==> flow/design.v <==
module fsm (
    input wire clk,
    input wire reset,
    input wire [1:0] ai_signal,   
    input wire ack,
    output reg [1:0] state,
    output reg sensor_enable,
    output reg alert_flag,
    output reg [7:0] uart_out      
);
    parameter SLEEP  = 2'b00,
              ACTIVE = 2'b01,
              ALERT  = 2'b10;
    integer alert_counter;
    integer sleep_counter;
    always @(posedge clk or posedge reset) begin
        if (reset) begin
            state <= SLEEP;
            sensor_enable <= 0;
            alert_flag <= 0;
            alert_counter <= 0;
            sleep_counter <= 0;
            uart_out <= "0";
        end else begin
            case (state)
                SLEEP: begin
                    sensor_enable <= 0;
                    alert_flag <= 0;
                    alert_counter <= 0;
                    if (ai_signal == 2'b01) begin
                        sleep_counter <= sleep_counter + 1;
                    end else if (ai_signal == 2'b00) begin
                        state <= ACTIVE;
                        sleep_counter <= 0;
                    end else if (ai_signal == 2'b10) begin
                        state <= SLEEP;
                        sleep_counter <= 0;
                    end
                    if (sleep_counter >= 3) begin  
                        state <= ALERT;
                        sleep_counter <= 0;
                    end
                end
                ACTIVE: begin
                    sensor_enable <= 1;
                    alert_flag <= 0;
                    sleep_counter <= 0;
                    if (ai_signal == 2'b01) begin
                        state <= ALERT;
                        alert_counter <= 0;
                    end else if (ai_signal == 2'b10) begin
                        state <= SLEEP;
                    end
                end
                ALERT: begin
                    sensor_enable <= 0;
                    alert_flag <= 1;
                    sleep_counter <= 0;
                    alert_counter <= alert_counter + 1;
                    if (ack == 1 || alert_counter >= 5) begin
                        state <= SLEEP;
                        alert_counter <= 0;
                    end
                end
                default: begin
                    state <= SLEEP;
                    sensor_enable <= 0;
                    alert_flag <= 0;
                    alert_counter <= 0;
                    sleep_counter <= 0;
                end
            endcase
            case (state)
                SLEEP:  uart_out <= "0"; 
                ACTIVE: uart_out <= "1"; 
                ALERT:  uart_out <= "A"; 
                default: uart_out <= "0";
            endcase
        end
    end
endmodule
=== From RTL to reports: fsm ===
What the tools print for fsm, step after step.
Line numbers count from 1 in the design file above.
Not given: n/a

* Top module: fsm
* Clock input: clk
* Library: sky130hd
* Corner: tt_025C_1v80

=== After elaboration ===
Counts by Yosys on the flattened word-level netlist (proc, flatten, opt, wreduce; memories kept). Register bits leave out memories and registers merged into their read ports (data or address). Print and check cells are left out. Cells with the same type and inputs are merged into one.

* Flip-flop bits (word level): 75
* Output and inout port bits: 12

* Add/subtract/negate cells: 2
* Magnitude comparators: 2
* Equal/unequal tests: 8
* Muxes and demuxes: 18
* Reduce/logical cells: 4

{| class="wikitable"
|+ Operators with widths
! operator !! count
|-
| 2-to-1 mux 32 bit || 7
|-
| adder 32 x 2 -> 32 bit with constant B || 2
|-
| case mux 32 bit (select 2 bit) || 1
|-
| >= comparator 32 x 3 -> 1 bit with constant B || 1
|-
| >= comparator 32 x 4 -> 1 bit with constant B || 1
|-
| case mux 7 bit (select 2 bit) || 1
|-
| 2-to-1 mux 2 bit || 6
|-
| case mux 2 bit (select 3 bit) || 1
|-
| inequality test 5 bit with constant B || 1
|-
| equality test 2 x 1 -> 1 bit with constant B || 2
|-
| equality test 2 bit with constant B || 2
|-
| inequality test 2 bit with constant B || 2
|-
| zero test 2 bit || 2
|-
| inequality test 3 bit with constant B || 1
|-
| AND reduction 2 bit || 1
|-
| 2-to-1 mux 1 bit || 2
|-
| logical OR 1 bit || 1
|}

=== Depth ===
Yosys ltp: most cells in a row. Word level: on the elaborated netlist, between registers, memories and ports. Mapped: between sequential cells and ports; inverters and the memories' decode and read muxes count.

* Depth in word-level cells: 6
* ABC_AREA: 0
* Depth in mapped cells: 8
* Depth with buffers taken out: 7

=== After synthesis ===
Yosys stat after the flow's synthesis: flattened, memories mapped to cells. It holds for the ABC_AREA given above (unset counts as 0); a run with the other value may have another netlist.
The area totals of this step are shown rounded.

{| class="wikitable"
|+ Cells by type
! cell !! count !! total area (um2)
|-
| sky130_fd_sc_hd__dfrtp_1 || 69 || 1.73E+03
|-
| sky130_fd_sc_hd__xor2_1 || 31 || 271.51
|-
| sky130_fd_sc_hd__nor2_1 || 63 || 236.477
|-
| sky130_fd_sc_hd__xnor2_1 || 20 || 175.168
|-
| sky130_fd_sc_hd__nor4_1 || 21 || 131.376
|-
| sky130_fd_sc_hd__nand3_1 || 26 || 130.125
|-
| sky130_fd_sc_hd__nand4_1 || 19 || 118.864
|-
| sky130_fd_sc_hd__nand2_1 || 28 || 105.101
|-
| sky130_fd_sc_hd__ha_1 || 8 || 100.096
|-
| sky130_fd_sc_hd__and4_1 || 8 || 70.067
|-
| sky130_fd_sc_hd__inv_1 || 16 || 60.058
|-
| sky130_fd_sc_hd__o21ai_0 || 12 || 60.058
|-
| sky130_fd_sc_hd__and3_1 || 8 || 50.048
|-
| sky130_fd_sc_hd__a21oi_1 || 9 || 45.043
|-
| sky130_fd_sc_hd__buf_4 || 6 || 45.043
|-
| sky130_fd_sc_hd__clkbuf_1 || 11 || 41.29
|-
| sky130_fd_sc_hd__or3_1 || 6 || 37.536
|-
| sky130_fd_sc_hd__a211oi_1 || 4 || 30.029
|}

Not listed: further types 29, cells in them 44.

* Cells in the netlist: 409
* Chip area (Yosys): 3,800 um2
* Sequential area: 1,800 um2
* Mapped flip-flops: 70
* Buffers: 24

=== Timing after synthesis ===
OpenSTA on the mapped netlist: ideal clock, no wires. The path of least setup slack (recovery checks aside). Input and output delay are each 20% of the period. Register names are those of the netlist, which keeps one name where synthesis merged equal registers.

* Kind: register to register
* From: register state[1]
* To: register alert_counter[10]
* Clock period: 2,050 ps
* Launch time at the first pin: 0 ps
* Data arrival time: 2,034 ps
* Required time: 1,918 ps
* Path slack: -116 ps
* Delay of the path: 2,166 ps
* Driving pins on the path: 9
* Buffers on the path: 3
* Period reached after synthesis: 2,166 ps

"delay of the path" = arrival - input delay + setup time.
"driving pins on the path": output pins that drive a net of the path, with the launching flip-flop's if there is one; two outputs of one cell count as two.
"period reached after synthesis" is the clock period less the worst setup slack; recovery checks do not enter. This is arithmetic on one report: input and output delays are still those of the set period (20% each).
Between the ends stands the longest chain of elaborated cells between them, by number of cells; it is not shown to be the way that was timed. Of several equally long chains one is given.
A line is the first line of the expression or statement that the cell stems from. Yosys adds cells for indexed reads and writes and turns some case tables into memories.
A register here has more assigning lines than the two given.

* Path through: sky130_fd_sc_hd__dfrtp_1 sky130_fd_sc_hd__inv_1 sky130_fd_sc_hd__ha_1 sky130_fd_sc_hd__clkbuf_1 sky130_fd_sc_hd__and2_1 sky130_fd_sc_hd__clkbuf_1 sky130_fd_sc_hd__a21oi_1 sky130_fd_sc_hd__clkbuf_1 sky130_fd_sc_hd__nor2_1
* Cells in the longest elaborated chain: 2
* Elaborated cells on any way between the ends: 4

{| class="wikitable"
|+ RTL lines, path after synthesis
! what !! line !! RTL
|-
| from (decl) || 6 || <nowiki>output reg [1:0] state,</nowiki>
|-
| from (assign) || 18 || <nowiki>state <= SLEEP;</nowiki>
|-
| from (assign) || 33 || <nowiki>state <= ACTIVE;</nowiki>
|-
| equality test 2 bit || 25 || <nowiki>case (state)</nowiki>
|-
| case mux 32 bit (select 2 bit) || 25 ||
|-
| to (assign) || 21 || <nowiki>alert_counter <= 0;</nowiki>
|-
| to (assign) || 59 || <nowiki>alert_counter <= alert_counter + 1;</nowiki>
|-
| to (decl) || 14 || <nowiki>integer alert_counter;</nowiki>
|}

=== Timing after layout ===
Path of least setup slack in the final report of record 1 (OpenROAD, finished layout, wires in). Where an end is a register, its clock arrival counts in the times.
The report prints the path's times to 10 ps; the period is as set.

* Kind: register to register
* From: register sleep_counter[29]
* To: register state[1]
* Clock period: 1,930 ps
* Launch time at the first pin: 330 ps
* Data arrival time: 2,140 ps
* Required time: 2,150 ps
* Path slack: 10 ps
* Driving pins on the path: 8
* Buffers on the path: 2

Between the ends stands the longest chain of elaborated cells between them, by number of cells; it is not shown to be the way that was timed. Of several equally long chains one is given.
A register here has more assigning lines than the two given.

* Path through: sky130_fd_sc_hd__dfrtp_1 sky130_fd_sc_hd__nor4_2 sky130_fd_sc_hd__buf_4 sky130_fd_sc_hd__nand4_1 sky130_fd_sc_hd__o31ai_2 sky130_fd_sc_hd__buf_4 sky130_fd_sc_hd__o221ai_1 sky130_fd_sc_hd__mux2_4
* Cells in the longest elaborated chain: 3
* Elaborated cells on any way between the ends: 5
* RTL lines with such cells: 2

{| class="wikitable"
|+ RTL lines, path post-layout
! what !! line !! RTL
|-
| from (decl) || 15 || <nowiki>integer sleep_counter;</nowiki>
|-
| from (assign) || 22 || <nowiki>sleep_counter <= 0;</nowiki>
|-
| from (assign) || 31 || <nowiki>sleep_counter <= sleep_counter + 1;</nowiki>
|-
| >= comparator 32 x 3 -> 1 bit || 39 || <nowiki>if (sleep_counter >= 3) begin</nowiki>
|-
| 2-to-1 mux 2 bit || 39 ||
|-
| case mux 2 bit (select 3 bit) || 25 || <nowiki>case (state)</nowiki>
|-
| to (assign) || 18 || <nowiki>state <= SLEEP;</nowiki>
|-
| to (assign) || 33 || <nowiki>state <= ACTIVE;</nowiki>
|-
| to (decl) || 6 || <nowiki>output reg [1:0] state,</nowiki>
|}

--- measured runs ---
Stored flow runs of fsm (2 of them; Yosys, OpenROAD, sky130hd). They differ in their settings and are not a sequence. Constraints: input delay and output delay 20% of the set period each, output load 0.01 pF.
By "clock period reached" is meant the clock period of the run minus its worst setup slack. This is arithmetic on one report: input and output delays are still those of the set period (20% each).
"time used up by the worst setup path" means the part of the period allowed to the worst setup path (the constraints hold back 20% at inputs and 20% at outputs) less its slack; where the path has registers, the arrival times of their clocks count too.
By "power consumption" is meant OpenSTA's value without simulated activity: inputs other than the clock are taken to toggle once in ten clock periods, and the tool carries that through the logic.
"time used up by the worst setup path" is known to 10 ps.
The results are shown rounded.

=== Record 1 ===
{| class="wikitable"
! Setting !! Value
|-
| period_ns || 1.93
|-
| CORE_UTILIZATION || 26
|-
| SETUP_SLACK_MARGIN || 0.38
|-
| PLACE_DENSITY_LB_ADDON || 0.03
|-
| CORE_ASPECT_RATIO || 1.75
|-
| CORE_MARGIN || 6
|-
| CELL_PAD_IN_SITES_GLOBAL_PLACEMENT || 0
|-
| TNS_END_PERCENT || 30
|-
| ABC_AREA || 0
|-
| GPL_TIMING_DRIVEN || 1
|-
| SLEW_MARGIN || 35
|-
| MAX_ROUTING_LAYER || met4
|-
| CAP_MARGIN || 20
|-
! Result !! Value
|-
| Post-layout utilization || 0.4
|-
| Power consumption || 4,600 uW
|-
| Worst slack on setup checks || 9 ps
|-
| Post-route setup TNS || 0 ps
|-
| Yosys chip area after synthesis || 3,800 um2
|-
| Clock period reached || 1,921 ps
|-
| Standard-cell area of the final layout || 5,600 um2
|-
| Die size || 18,000 um2
|-
| Time used up by the worst setup path || 1,920 ps
|-
| Critical path kind || register to register
|}

=== Record 2 ===
{| class="wikitable"
! Setting !! Value
|-
| period_ns || 2.51
|-
| CORE_UTILIZATION || 67
|-
| CAP_MARGIN || 20
|-
| CORE_MARGIN || 2
|-
| SLEW_MARGIN || 20
|-
! Result !! Value
|-
| Time used up by the worst setup path || 2,280 ps
|-
| Critical path kind || register to register
|-
| Worst slack on setup checks || 230 ps
|-
| Power consumption || 2,700 uW
|-
| Standard-cell area of the final layout || 4,300 um2
|-
| Yosys chip area after synthesis || 3,800 um2
|-
| Die size || 6,300 um2
|-
| Post-layout utilization || 0.78
|-
| Post-route setup TNS || 0 ps
|-
| Clock period reached || 2,276 ps
|}
--- end ---
